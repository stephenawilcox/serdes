==> flow/design.v <==
module deserializer #(
    parameter integer in_bit_width = 32,
    parameter integer out_bit_width = 512
)
(
    input wire clk,
    input wire reset,
    input wire data_ready,
    output reg read_data,
    input wire [in_bit_width-1:0] data_in,
    output reg write_data,
    output reg [out_bit_width-1:0] data_out
);
localparam integer num_segments = out_bit_width / in_bit_width;
localparam integer seg_ctr_bw   = $clog2(num_segments);
localparam IDLE = 1'b0, BUSY = 1'b1;
reg current_state, next_state, prev_state;
wire [out_bit_width-1:0] buffer;                    
reg [seg_ctr_bw-1:0] seg_counter;                    
reg [seg_ctr_bw-1:0] seg_counter_q;                  
wire seg_ctr_all_ones;                               
assign seg_ctr_all_ones = &seg_counter;              
wire seg_ctr_all_zeros;
assign seg_ctr_all_zeros = !(|seg_counter);
reg [in_bit_width-1:0] in_buffer [num_segments]; 
genvar i;
generate
    for (i = 1; i <= num_segments; i++) begin
        assign buffer[in_bit_width*i - 1: in_bit_width * (i-1)] = in_buffer[i-1];
    end
endgenerate
always @(*) begin
	case (current_state)
		IDLE: begin
			next_state = data_ready ? BUSY : IDLE; 
		end
		BUSY: begin
			next_state = seg_ctr_all_ones ? (data_ready ? BUSY : IDLE) : BUSY;
		end
		default:
			next_state = IDLE;
	endcase
end
always @(posedge clk) begin
    if (reset) begin
        current_state <= IDLE;
        prev_state <= IDLE;
        for (int j = 0; j < num_segments; j++) begin
            in_buffer[j] <= 0;
        end
        seg_counter <= 0;
    end
    else begin
        current_state <= next_state;
        prev_state <= current_state;
        in_buffer[seg_counter] <= read_data ? data_in : in_buffer[seg_counter];
        seg_counter <= seg_counter_q;
    end
end
always @ (*) begin
    read_data = current_state & data_ready;
    write_data = seg_ctr_all_zeros & prev_state;
    seg_counter_q = current_state ? (seg_counter + read_data) : 0; 
    data_out = buffer;
end
endmodule
**From RTL to reports: deserializer**

Tool output for the design above, in the order of the flow.
Line numbers count from 1 in the design file above.
Operators: Yosys type, input widths -> output width; for muxes data width and select width s.
Library cell names are shortened.
The mark n/a stands for no value.

- Top module: deserializer
- Clock: clk
- Cell library: sky130hd
- Library corner: tt_025C_1v80

**Elaborated design**

Yosys after proc, flatten, opt, wreduce and memory -nomap, before mapping. Enables and synchronous resets that opt folds into registers are not counted as muxes. Memory bits, and registers merged into a memory's read port (data or address), are not among the register bits. Print and check cells are not counted. Equal cells are merged and count once.
Memory sizes are those after Yosys's memory passes, which may raise the word count (mostly to a power of two), join words into wider ones and drop unused or constant bits.

- Register bits: 6
- Bits in latches: 0
- Memory bits (writable): 512
- ROM bits: 0
- Memory cells: 1
- Input port bits: 35
- Output and inout bits: 514

- Add/subtract/negate cells: 1
- Multiply operators: 0
- Div/mod/pow operators: 0
- Order comparisons: 0
- Eq/ne operators: 1
- Shift operators: 0
- Multiplexer cells: 8
- Bitwise gates (word level): 3
- Reductions and logical operators: 5

Memory list:

| memory | depth | bits a word | RTL line | text |
|---|---|---|---|---|
| in_buffer | 16 | 32 | 25 | `reg [in_bit_width-1:0] in_buffer [num_segments];` |

Operators by type and width:

| cell | count |
|---|---|
| $mux 32 | 2 |
| $add 4x1->4 | 1 |
| $reduce_and 4->1 | 1 |
| $reduce_or 4->1 | 1 |
| $mux 4 | 1 |
| $mux 1 | 4 |
| $and 1x1->1 | 2 |
| $ne 2x2->1 const B | 1 |
| $reduce_and 2->1 | 1 |
| $reduce_or 2->1 | 1 |
| $pmux 1 s2 | 1 |
| $not 1->1 | 1 |
| $logic_not 1->1 | 1 |

**Longest topological paths**

Depth = most cells in a row (Yosys ltp): at word level without a register or memory, in the mapped netlist without a sequential cell, where the memories' decode and read muxes count.

- Word-level depth: 3
- ABC_AREA: 0
- Mapped depth: 5
- Depth with buffers taken out: 5

**Netlist**

Source: synth_stat.txt of the flow (Yosys; design flattened, memories mapped). It holds for the ABC_AREA given above (unset counts as 0); a run with the other value may have another netlist.

- Cells in the netlist: 1348
- Synthesis area: 20925.1 µm²
- Mapped flip-flops: 518

Cell types:

| cell type | count | total area (µm²) |
|---|---|---|
| edfxtp_1 | 512 | 1.54E+04 |
| nor3_1 | 359 | 1.8E+03 |
| nor3_2 | 153 | 1.53E+03 |
| buf_2 | 95 | 475.456 |
| nand3b_1 | 57 | 427.91 |
| or3b_1 | 22 | 192.685 |
| nand3_1 | 33 | 165.158 |
| buf_6 | 14 | 157.651 |
| or3b_4 | 11 | 123.869 |
| clkbuf_1 | 32 | 120.115 |
| dfxtp_1 | 6 | 120.115 |
| nand3b_2 | 8 | 90.086 |
| o31ai_1 | 12 | 90.086 |
| buf_4 | 6 | 45.043 |
| o41ai_1 | 3 | 26.275 |
| and2_1 | 4 | 25.024 |
| ha_1 | 2 | 25.024 |
| nand2b_1 | 4 | 25.024 |

Not listed: further types 13, cells in them 15.

**Timing after synthesis**

Source: OpenSTA report_checks on the synthesized netlist (no wires, ideal clock, input and output delay 20% of the period each), path of least setup slack; recovery checks are left aside. Register names are those of the netlist, which keeps one name where synthesis merged equal registers.

- Path kind: input port to flip-flop
- From: input port reset
- To: memory in_buffer[1][0]
- Period: 8.35 ns
- Launch time at the first pin: 1.670 ns
- Arrival: 5.372 ns
- Required time: 7.839 ns
- Slack: 2.467 ns
- Path delay: 4.213 ns
- Driving pins on the path: 3
- Buffers on the path: 1
- Synthesis period reached: 5.883 ns

"path delay" = arrival - input delay + setup time.
"driving pins on the path": output pins that drive a net of the path, with the launching flip-flop's if there is one; two outputs of one cell count as two.
"synthesis period reached" is the clock period less the worst setup slack; recovery checks do not enter. This is arithmetic on one report: input and output delays are still those of the set period (20% each).
Between the ends stands the longest chain of elaborated cells between them, by number of cells; it is not shown to be the way that was timed. Of several equally long chains one is given.
Each line given opens the expression or statement behind the cell; cells for indexed reads and writes are added by Yosys, which also makes memories of some case tables.
The path ends at the enable pin of a flip-flop; only ways to that pin are counted.

- Path through: nand3b_4 buf_2 o41ai_1
- Cells in the longest elaborated chain: 2
- Elaborated cells on any way between the ends: 5
- Source lines of those cells: 1
- Those cells by class: 1 x eq/ne; 3 x mux; 1 x reduce/logical

Ends and longest elaborated chain, after synthesis:

| item | RTL line | text |
|---|---|---|
| start: declaration | 7 | `input wire reset,` |
| $ne 2x2->1 | n/a |  |
| $reduce_and 2->1 | n/a |  |
| end: declaration | 25 | `reg [in_bit_width-1:0] in_buffer [num_segments];` |

**Path in the finished layout**

From the final timing report of stored run 1: the path of least setup slack in the routed layout; clock arrival at registers is part of the times.

- Path kind: input port to output port
- From: input port data_ready
- To: output port read_data
- Period: 5.41 ns
- Launch time at the first pin: 1.08 ns
- Arrival: 2.46 ns
- Required time: 4.33 ns
- Slack: 1.87 ns
- Driving pins on the path: 3
- Buffers on the path: 2

Between the ends stands the longest chain of elaborated cells between them, by number of cells; it is not shown to be the way that was timed. Of several equally long chains one is given.

- Path through: clkdlybuf4s50_1 and2_1 clkdlybuf4s50_1
- Cells in the longest elaborated chain: 1
- Elaborated cells on any way between the ends: 1
- Source lines of those cells: 1
- Those cells by class: 1 x logic

Ends and longest elaborated chain, post-layout:

| item | RTL line | text |
|---|---|---|
| start: declaration | 8 | `input wire data_ready,` |
| $and 1x1->1 | 61 | `read_data = current_state & data_ready;` |
| end: declaration | 9 | `output reg read_data,` |

Ticket comment

Below are 2 stored runs of the flow (Yosys, OpenROAD; platform sky130hd) on deserializer, each with its settings and what was measured, unordered. Constraints: input delay and output delay 20% of the set period each, output load 0.01 pF.
"clock period reached": clock period set for the run, less the worst setup slack. It is reckoned from that one timing run; input and output delays stay at 20% of the period that was set.
"worst path time" = time allowed to the worst setup path (clock period - input delay - output delay, where it has them) - its slack; a late launch clock adds to it, a late capture clock takes from it.
By "total power after layout" is meant OpenSTA's value without simulated activity: inputs other than the clock are taken to toggle once in ten clock periods, and the tool carries that through the logic.

### Stored run 1

==> flow/run.sh <==
#!/bin/bash
# the make line also repeats the synthesis and layout settings of config.mk as NAME=value (left out here)
make -C /OpenROAD-flow-scripts/flow DESIGN_CONFIG=/design/flow/config.mk WORK_HOME=/design/flow/orfs CLKGATE_MAP_FILE= finish
==> flow/config.mk <==
export PLATFORM = sky130hd
export DESIGN_NAME = deserializer
export DESIGN_NICKNAME = deserializer
export VERILOG_FILES = /design/flow/design.v
export SDC_FILE = /design/flow/constraint.sdc
export NUM_CORES = 4
export LEC_CHECK = 0
export CAP_MARGIN = 20
export CORE_MARGIN = 2
export CORE_UTILIZATION = 40
export SETUP_SLACK_MARGIN = -0.18
export SLEW_MARGIN = 20
==> flow/constraint.sdc <==
create_clock -name core_clock -period 5.41 [get_ports {clk}]
set_input_delay 1.0820 -clock core_clock [delete_from_list [all_inputs] [get_ports {clk}]]
set_output_delay 1.0820 -clock core_clock [all_outputs]
set_load 0.01 [all_outputs]

Results of stored run 1:
- Clock period reached: 3.538 ns
- Final worst hold slack: 0.565 ns
- Total die area: 54158.6 µm²
- Area of the standard cells in the finished layout: 28637.5 µm²
- Cell area after synthesis: 20925.1 µm²
- Total negative setup slack: 0.000 ns
- Worst path time: 1.37 ns
- Critical path type: input port to output port
- Utilization after routing: 55.6%
- Total power after layout: 8856 uW
- Worst slack on setup checks: 1.872 ns

### Stored run 2

==> flow/run.sh <==
#!/bin/bash
# the make line also repeats the synthesis and layout settings of config.mk as NAME=value (left out here)
make -C /OpenROAD-flow-scripts/flow DESIGN_CONFIG=/design/flow/config.mk WORK_HOME=/design/flow/orfs CLKGATE_MAP_FILE= finish
==> flow/config.mk <==
export PLATFORM = sky130hd
export DESIGN_NAME = deserializer
export DESIGN_NICKNAME = deserializer
export VERILOG_FILES = /design/flow/design.v
export SDC_FILE = /design/flow/constraint.sdc
export NUM_CORES = 4
export LEC_CHECK = 0
export ABC_AREA = 1
export CAP_MARGIN = 20
export CELL_PAD_IN_SITES_DETAIL_PLACEMENT = 2
export CELL_PAD_IN_SITES_GLOBAL_PLACEMENT = 1
export CORE_ASPECT_RATIO = 0.65
export CORE_MARGIN = 4
export CORE_UTILIZATION = 33
export CTS_CLUSTER_SIZE = 55
export GPL_ROUTABILITY_DRIVEN = 0
export GPL_TIMING_DRIVEN = 0
export PLACE_DENSITY = 0.94
export SETUP_SLACK_MARGIN = -0.16
export SLEW_MARGIN = 20
==> flow/constraint.sdc <==
create_clock -name core_clock -period 8.81 [get_ports {clk}]
set_input_delay 1.7620 -clock core_clock [delete_from_list [all_inputs] [get_ports {clk}]]
set_output_delay 1.7620 -clock core_clock [all_outputs]
set_load 0.01 [all_outputs]

Results of stored run 2:
- Clock period reached: 5.100 ns
- Final worst hold slack: 0.680 ns
- Total die area: 59255.5 µm²
- Area of the standard cells in the finished layout: 26588.0 µm²
- Cell area after synthesis: 18262.5 µm²
- Total negative setup slack: 0.000 ns
- Worst path time: 1.58 ns
- Critical path type: input port to output port
- Utilization after routing: 48.6%
- Total power after layout: 5560 uW
- Worst slack on setup checks: 3.710 ns
