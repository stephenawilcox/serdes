==> flow/design.v <==
module serializer #(
    parameter integer in_bit_width = 512,
    parameter integer out_bit_width = 32
)
(
    input wire clk,
    input wire reset,
    input wire data_ready,
    output reg read_data,
    input wire [in_bit_width-1:0] data_in,
    output reg write_data,
    output reg [out_bit_width-1:0] data_out
);
localparam integer num_segments = in_bit_width / out_bit_width;
localparam integer seg_ctr_bw   = $clog2(num_segments);
localparam IDLE = 1'b0, BUSY = 1'b1;
reg current_state, next_state;
reg [in_bit_width-1:0] buffer;                       
reg [seg_ctr_bw-1:0] seg_counter;                    
reg [seg_ctr_bw-1:0] seg_counter_q;                  
wire seg_ctr_all_ones;                               
assign seg_ctr_all_ones = &seg_counter;              
reg [out_bit_width-1:0] out_buffer [num_segments]; 
genvar i;
generate
    for (i = 1; i <= num_segments; i++) begin
        assign out_buffer[i-1] = buffer[out_bit_width*i - 1: out_bit_width * (i-1)];
    end
endgenerate
always @(*) begin
	case (current_state)
		IDLE: begin
			next_state = data_ready ? BUSY : IDLE; 
		end
		BUSY: begin
			next_state = seg_ctr_all_ones ? (data_ready ? BUSY : IDLE) : BUSY;
		end
		default:
			next_state = IDLE;
	endcase
end
always @(posedge clk) begin
    if (reset) begin
        current_state <= IDLE;
        buffer <= 0;
        seg_counter <= 0;
    end
    else begin
        current_state <= next_state;
        buffer <= read_data ? data_in : buffer;
        seg_counter <= seg_counter_q;
    end
end
always @ (*) begin
    read_data = (!current_state & data_ready) | (seg_ctr_all_ones & data_ready);
    write_data = current_state;
    seg_counter_q = current_state ? (seg_counter + current_state) : 0; 
    data_out = out_buffer[seg_counter];
end
endmodule
# From RTL to reports: serializer

What the tools print for serializer, step after step.
Lines are those of the file above, counted from 1.
Cell names lack the library's common part.
Not given: -

Top module: serializer
Clock input: clk
Library: sky130hd
Timing corner: tt_025C_1v80

# Elaborated design

Counts by Yosys on the flattened word-level netlist (proc, flatten, opt, wreduce). Print and check cells are left out. Cells with the same type and inputs are merged into one.

Output and inout bits: 34
Elaborated cells: 31
Bits of input ports: 515
Flip-flop bits (word level): 517

Reductions and logical operators: 4
Multiplexer cells: 4
Equality and inequality tests: 15
Add/sub/neg operators: 1
Bitwise operators: 4

Operators by type and width:

| cell                                                           | count |
| 32-bit parallel mux with 16-bit select                         | 1 |
| 4-bit equality test with constant B                            | 8 |
| 4-bit by 3-bit equality test with 1-bit output with constant B | 4 |
| 4-bit by 2-bit equality test with 1-bit output with constant B | 2 |
| 4-bit by 1-bit adder with 4-bit output                         | 1 |
| 4-bit by 1-bit equality test with 1-bit output with constant B | 1 |
| 4-bit logical NOT                                              | 1 |
| 4-bit AND reduction                                            | 1 |
| 1-bit AND                                                      | 2 |
| 2-bit OR reduction                                             | 1 |
| 1-bit parallel mux with 2-bit select                           | 1 |
| 1-bit 2-to-1 mux                                               | 2 |
| 1-bit OR                                                       | 1 |
| 1-bit NOT                                                      | 1 |
| 1-bit logical NOT                                              | 1 |

# Longest topological paths

Yosys ltp: most cells in a row. Word level: on the elaborated netlist, between registers, memories and ports. Mapped: between sequential cells and ports; inverters and the memories' decode and read muxes count.

Word-level depth: 3
ABC_AREA: 0
Mapped depth: 9

# Synthesis result

The flow's flattened synthesis, as Yosys stat reports it; memories are mapped. The netlist is that of the ABC_AREA named above (0 if unset); the other value can give another one.
Totals and module areas in this step are rounded.

Cell types:

| cell      | count | area in all (um2) |
| dfxtp_1   | 517   | 1.03E+04 |
| nand2_1   | 1060  | 3.98E+03 |
| a21oi_1   | 545   | 2.73E+03 |
| a22oi_1   | 108   | 810.778 |
| buf_2     | 140   | 700.672 |
| and3b_1   | 59    | 516.746 |
| clkbuf_1  | 108   | 405.389 |
| o32a_1    | 30    | 300.288 |
| o2111ai_1 | 29    | 253.994 |
| nor2b_1   | 40    | 250.24 |
| o21bai_1  | 29    | 217.709 |
| mux2_2    | 19    | 213.955 |
| a31oi_1   | 31    | 193.936 |
| o22ai_1   | 31    | 193.936 |
| a22oi_2   | 12    | 150.144 |
| mux2_4    | 10    | 150.144 |
| o21ai_0   | 25    | 125.12 |
| buf_6     | 7     | 78.826 |

Not listed: further types 34, cells in them 78.

Flip-flop cells: 517
Cell area after synthesis: 22100 um2
Mapped cells: 2878

# Timing after synthesis

Path of least setup slack by OpenSTA after synthesis, without wires, with an ideal clock, recovery checks aside; 20% of the period is set as input and as output delay. Where synthesis merged equal registers, the netlist keeps one of their names.

Path type: flip-flop to output port
Start: register seg_counter[3]
End: output data_out[15]
Time at the first pin: 0 ps
Path slack: 285 ps
Period: 2360 ps
Arrival time: 1603 ps
Stages on the path: 8
Data required time: 1888 ps
Path buffers: 3
Delay of the path: 1603 ps
External output delay: 472 ps
Synthesis period reached: 2075 ps

"delay of the path" is the arrival time less input delay plus setup time.
A path that ends at an output port has no setup time.
"stages on the path": output pins that drive a net of the path, with the launching flip-flop's if there is one; two outputs of one cell count as two.
"synthesis period reached" = period - worst setup slack (recovery checks aside). The figure is calculated, with input and output delays left at 20% of the set period.
Between the ends stands the longest chain of elaborated cells between them, by number of cells; it is not shown to be the way that was timed. Of several equally long chains one is given.
Each line given opens the expression or statement behind the cell; cells for indexed reads and writes are added by Yosys, which also makes memories of some case tables.

Path through: dfxtp_1 -> buf_6 -> buf_6 -> buf_6 -> mux2_4 -> a22oi_2 -> o2111ai_1 -> o32a_1
Cells in the longest elaborated chain: 2
Elaborated cells between the ends (all ways): 17
RTL lines with such cells: 1
Classes of those cells: 15 x eq/ne; 1 x mux; 1 x reduce/logical

Ends and longest elaborated chain, post-synthesis:

| what                                   | RTL line | source |
| start, declared                        | 19       | `reg [seg_ctr_bw-1:0] seg_counter;` |
| start, assigned                        | 46       | `seg_counter <= 0;` |
| start, assigned                        | 51       | `seg_counter <= seg_counter_q;` |
| 4-bit equality test                    | 58       | `data_out = out_buffer[seg_counter];` |
| 32-bit parallel mux with 16-bit select | 58       |  |
| end, declared                          | 12       | `output reg [out_bit_width-1:0] data_out` |

# Worst path after layout

From the final timing report of flow run A: the path of least setup slack in the routed layout; clock arrival at registers is part of the times.
The path's times are printed in steps of 10 ps; the period is the one set.

Path type: flip-flop to output port
Start: register seg_counter[3]
End: output data_out[23]
Path buffers: 4
Period: 1610 ps
Arrival time: 2670 ps
Path slack: -1390 ps
Time at the first pin: 600 ps
Data required time: 1290 ps
Stages on the path: 9
External output delay: 320 ps

Between the ends stands the longest chain of elaborated cells between them, by number of cells; it is not shown to be the way that was timed. Of several equally long chains one is given.

Path through: dfxtp_4 -> buf_12 -> buf_12 -> buf_6 -> mux2_4 -> a22oi_2 -> o2111ai_4 -> o32a_1 -> buf_2
Cells in the longest elaborated chain: 2
Elaborated cells between the ends (all ways): 17
RTL lines with such cells: 1
Classes of those cells: 15 x eq/ne; 1 x mux; 1 x reduce/logical

Ends and longest elaborated chain, post-layout:

| what                                   | RTL line | source |
| start, declared                        | 19       | `reg [seg_ctr_bw-1:0] seg_counter;` |
| start, assigned                        | 46       | `seg_counter <= 0;` |
| start, assigned                        | 51       | `seg_counter <= seg_counter_q;` |
| 4-bit equality test                    | 58       | `data_out = out_buffer[seg_counter];` |
| 32-bit parallel mux with 16-bit select | 58       |  |
| end, declared                          | 12       | `output reg [out_bit_width-1:0] data_out` |

Hand-over note for serializer

Record of 2 stored runs of the RTL-to-layout flow on serializer, platform sky130hd. The runs are unordered. Constraints: input delay and output delay 20% of the set period each, output load 0.01 pF.
"period reached": clock period set for the run, less the worst setup slack. It is reckoned from that one timing run; input and output delays stay at 20% of the period that was set.
By "allowed time less slack (worst setup path)" is meant the share of the clock period that the worst setup path is allowed (20% is reserved at inputs, 20% at outputs), minus its slack. Clock arrival times at its registers enter into it.
"total power after layout" is the tool's figure for a default switching activity; nothing was simulated.
"allowed time less slack (worst setup path)" is known to 10 ps.
Results are given in rounded form.
Among the settings, . means not set for that run.
Among the results, . means that no value is shown for the run.

| setting or result                               | flow run A               | flow run B |
| period_ns                                       | 1.61                     | 1.82       |
| CORE_UTILIZATION                                | 37                       | 66         |
| SETUP_SLACK_MARGIN                              | -0.07                    | 0.1        |
| CORE_ASPECT_RATIO                               | 1.45                     | 1.13       |
| GPL_ROUTABILITY_DRIVEN                          | 1                        | 1          |
| CTS_CLUSTER_SIZE                                | 23                       | 98         |
| SLEW_MARGIN                                     | 40                       | 15         |
| CAP_MARGIN                                      | 20                       | 20         |
| CORE_MARGIN                                     | 2                        | 2          |
| PLACE_DENSITY                                   | .                        | 0.44       |
| CELL_PAD_IN_SITES_GLOBAL_PLACEMENT              | .                        | 3          |
| ABC_AREA                                        | .                        | 0          |
| mapped cell area after synthesis (um2)          | 22100                    | .          |
| total die area (um2)                            | 61900                    | .          |
| std-cell area (final layout) (um2)              | 33600                    | .          |
| post-route utilization (%)                      | 56.3                     | .          |
| setup slack of the critical path (ps)           | -1390                    | .          |
| total negative setup slack (ps)                 | -258000                  | .          |
| smallest hold slack (ps)                        | 55                       | .          |
| total power after layout (µW)                   | 30900                    | .          |
| period reached (ps)                             | 2995                     | .          |
| allowed time less slack (worst setup path) (ps) | 2670                     | .          |
| class of the worst setup path                   | flip-flop to output port | .          |

Flow run B: incomplete, placement halted on GPL-0301

End of note.
